==> flow/design.v <==
`timescale 1ns/100ps
module fibonacci_generator (
    input wire clk,
    input wire enble,
    output reg [7:0] fib_out,
    output reg overflow
);
    reg [7:0] fib_prev = 8'd0;      
    reg [7:0] fib_current = 8'd1;   
    always @(posedge clk) begin
        if (enble) begin
            if (fib_current + fib_prev > 8'hFF) begin
                overflow <= 1'b1;
                fib_out <= 8'hFF;  
            end else begin
                overflow <= 1'b0;
                fib_out <= fib_current;
                {fib_prev, fib_current} <= {fib_current, fib_current + fib_prev};
            end
        end
    end
endmodule
; From RTL to reports: fibonacci_generator
; What the tools print for fibonacci_generator, step after step.
; Lines are those of the file above, counted from 1.
; Operators carry their Yosys type and port widths (W data, S select, Z words).
; Library cell names are shortened.
; The mark - stands for no value.
[inputs]
design = fibonacci_generator
clock_port = clk
lib = sky130hd
pvt_corner = tt_025C_1v80

; Word-level counts
; Counts by Yosys on the flattened word-level netlist (proc, flatten, opt, wreduce; memories kept). Register bits leave out memories and registers merged into their read ports (data or address); mux counts leave out enables and synchronous resets folded into registers. Print and check cells are left out. Cells with the same type and inputs are merged into one.
[word_totals]
ff_bits = 25
out_inout_bits = 9
wordCells = 9
[op_classes]
add_sub_neg = 1
cmp = 1
n_mux = 1
n_logic = 1
reduce_and_logical = 1
[op_table]
columns = op, n
row1 = $add A8 B8 Y8, 1
row2 = $gt A8 B8 Y1 const B, 1
row3 = $reduce_and A2 Y1, 1
row4 = $not A1 Y1, 1
row5 = $mux W1, 1

; Longest topological paths
; Yosys ltp: most cells in a row. Word level: on the elaborated netlist, between registers, memories and ports. Mapped: between sequential cells and ports; inverters and the memories' decode and read muxes count.
[depth]
ltp_word = 4
ABC_AREA = 0
mapped_depth = 6

; Synthesis result
; Source: synth_stat.txt of the flow (Yosys; design flattened, memories mapped). It holds for the ABC_AREA given above (unset counts as 0); a run with the other value may have another netlist.
; The area totals of this step are shown rounded.
[mapped]
cell_count = 68
yosys_area_um2 = 1060
sequential_area_um2 = 721
ff_cells = 24
buf_cells = 1
[by_type]
columns = type, n
row1 = edfxtp_1, 24
row2 = ha_1, 7
row3 = a21oi_1, 5
row4 = o211ai_1, 3
row5 = fa_1, 1
row6 = inv_1, 5
row7 = xnor2_1, 2
row8 = xor2_1, 2
row9 = nor2b_4, 1
row10 = o21ai_0, 2
row11 = a221oi_1, 1
row12 = o2bb2ai_1, 1
row13 = o311ai_0, 1
row14 = o311ai_1, 1
row15 = o31a_1, 1
row16 = a211oi_1, 1
row17 = a21o_1, 1
row18 = buf_4, 1
; Not listed: further types 8, cells in them 8.

; Path before layout
; Path of least setup slack by OpenSTA after synthesis, without wires, with an ideal clock, recovery checks aside; 20% of the period is set as input and as output delay. Where synthesis merged equal registers, the netlist keeps one of their names.
[synth_path]
path_kind = register to register
from = register fib_current[0]
to = register fib_current[6]
tclk_ps = 2420
setup_ps = 276
t_first_pin_ps = 0
arrival_ps = 1336
required_ps = 2144
slack_ps = 808
path_delay_ps = 1612
path_stages = 7
path_buffers = 0
synth_period_reached_ps = 1612
; "path_delay_ps" is the arrival time less input delay plus setup time.
; "path_stages" counts driving pins, that of a launching flip-flop among them; a cell with two outputs on the path counts twice.
; "synth_period_reached_ps" = period - worst setup slack (recovery checks aside). The figure is calculated, with input and output delays left at 20% of the set period.
; The rows between start and end are the longest chain of elaborated cells between them; the timing report does not say that the signal goes this way. Where chains are equally long, one stands for them.
; Each line given opens the expression or statement behind the cell; cells for indexed reads and writes are added by Yosys, which also makes memories of some case tables.
; Ways into the end's enable are left out, as the timed path ends at the data pin.
[synth_between]
path_cell_list = edfxtp_1 -> ha_1 -> inv_1 -> fa_1 -> nor2b_4 -> o31a_1 -> o311ai_1
elab_chain_cells = 1
cone_cells = 1
classes_between = add/sub (1)
[synth_lines]
columns = item, line
row1 = from (decl), 9  ; reg [7:0] fib_current = 8'd1;
row2 = $add A8 B8 Y8, 18  ; {fib_prev, fib_current} <= {fib_current, fib_current + fib_prev};
row3 = to (decl), 9

; Path in the finished layout
; From the final timing report of job 1: the path of least setup slack in the routed layout; clock arrival at registers is part of the times.
; The path's times are printed in steps of 10 ps; the period is the one set.
[layout_path]
path_kind = register to output
from = register fib_out[2]
to = output fib_out[2]
tclk_ps = 3210
t_first_pin_ps = 300
arrival_ps = 1180
required_ps = 2570
slack_ps = 1390
path_stages = 2
path_buffers = 1
[layout_between]
path_cell_list = edfxtp_1 -> clkdlybuf4s50_1
elab_chain_cells = 0
cone_cells = 0
lines_between = 0
[layout_lines]
columns = item, line
row1 = from (decl), 5  ; output reg [7:0] fib_out,
row2 = from (assign), 14  ; fib_out <= 8'hFF;
row3 = from (assign), 17  ; fib_out <= fib_current;
row4 = to (decl), 5

; Settings and measured results of 2 stored flow runs for module fibonacci_generator (sky130hd), not sorted in any way. The constraints put input and output delay at 20% of the set period each and load the outputs with 0.01 pF.
; "clock_period_reached_ps" is the run's clock period less its worst setup slack. It is reckoned from that one timing run; input and output delays stay at 20% of the period that was set.
; "timing.worst_path_ps" means the part of the period allowed to the worst setup path (the constraints hold back 20% at inputs and 20% at outputs) less its slack; where the path has registers, the arrival times of their clocks count too.
; "power_mw" is the tool's figure for a default switching activity; nothing was simulated.
; "timing.worst_path_ps" is given in steps of 10 ps.
; The measured numbers are rounded.

[job 1: settings]
period_ns = 3.21
CAP_MARGIN = 20
CORE_MARGIN = 2
CORE_UTILIZATION = 40
SLEW_MARGIN = 20
[job 1: results]
total_die_area_um2 = 3090
timing.worst_path_ps = 1180
worst_path_kind = register to output
clock_period_reached_ps = 1825
total_negative_slack_ps = 0
timing.setup.ws_ps = 1390
util_pct = 48.7
timing.hold.ws_ps = 499
power_mw = 1.18
post_route_stdcell_area_um2 = 1220
synthArea_um2 = 1060

[job 2: settings]
period_ns = 2.67
CORE_UTILIZATION = 36
PLACE_DENSITY_LB_ADDON = 0.21
TNS_END_PERCENT = 50
ABC_AREA = 0
CTS_CLUSTER_SIZE = 85
CAP_MARGIN = 20
SLEW_MARGIN = 40
MIN_ROUTING_LAYER = met1
MAX_ROUTING_LAYER = met5
CORE_MARGIN = 2
[job 2: results]
total_die_area_um2 = 3400
timing.worst_path_ps = 1750
worst_path_kind = register to register
clock_period_reached_ps = 1754
total_negative_slack_ps = 0
timing.setup.ws_ps = 916
util_pct = 43.8
timing.hold.ws_ps = 493
power_mw = 1.43
post_route_stdcell_area_um2 = 1220
synthArea_um2 = 1060
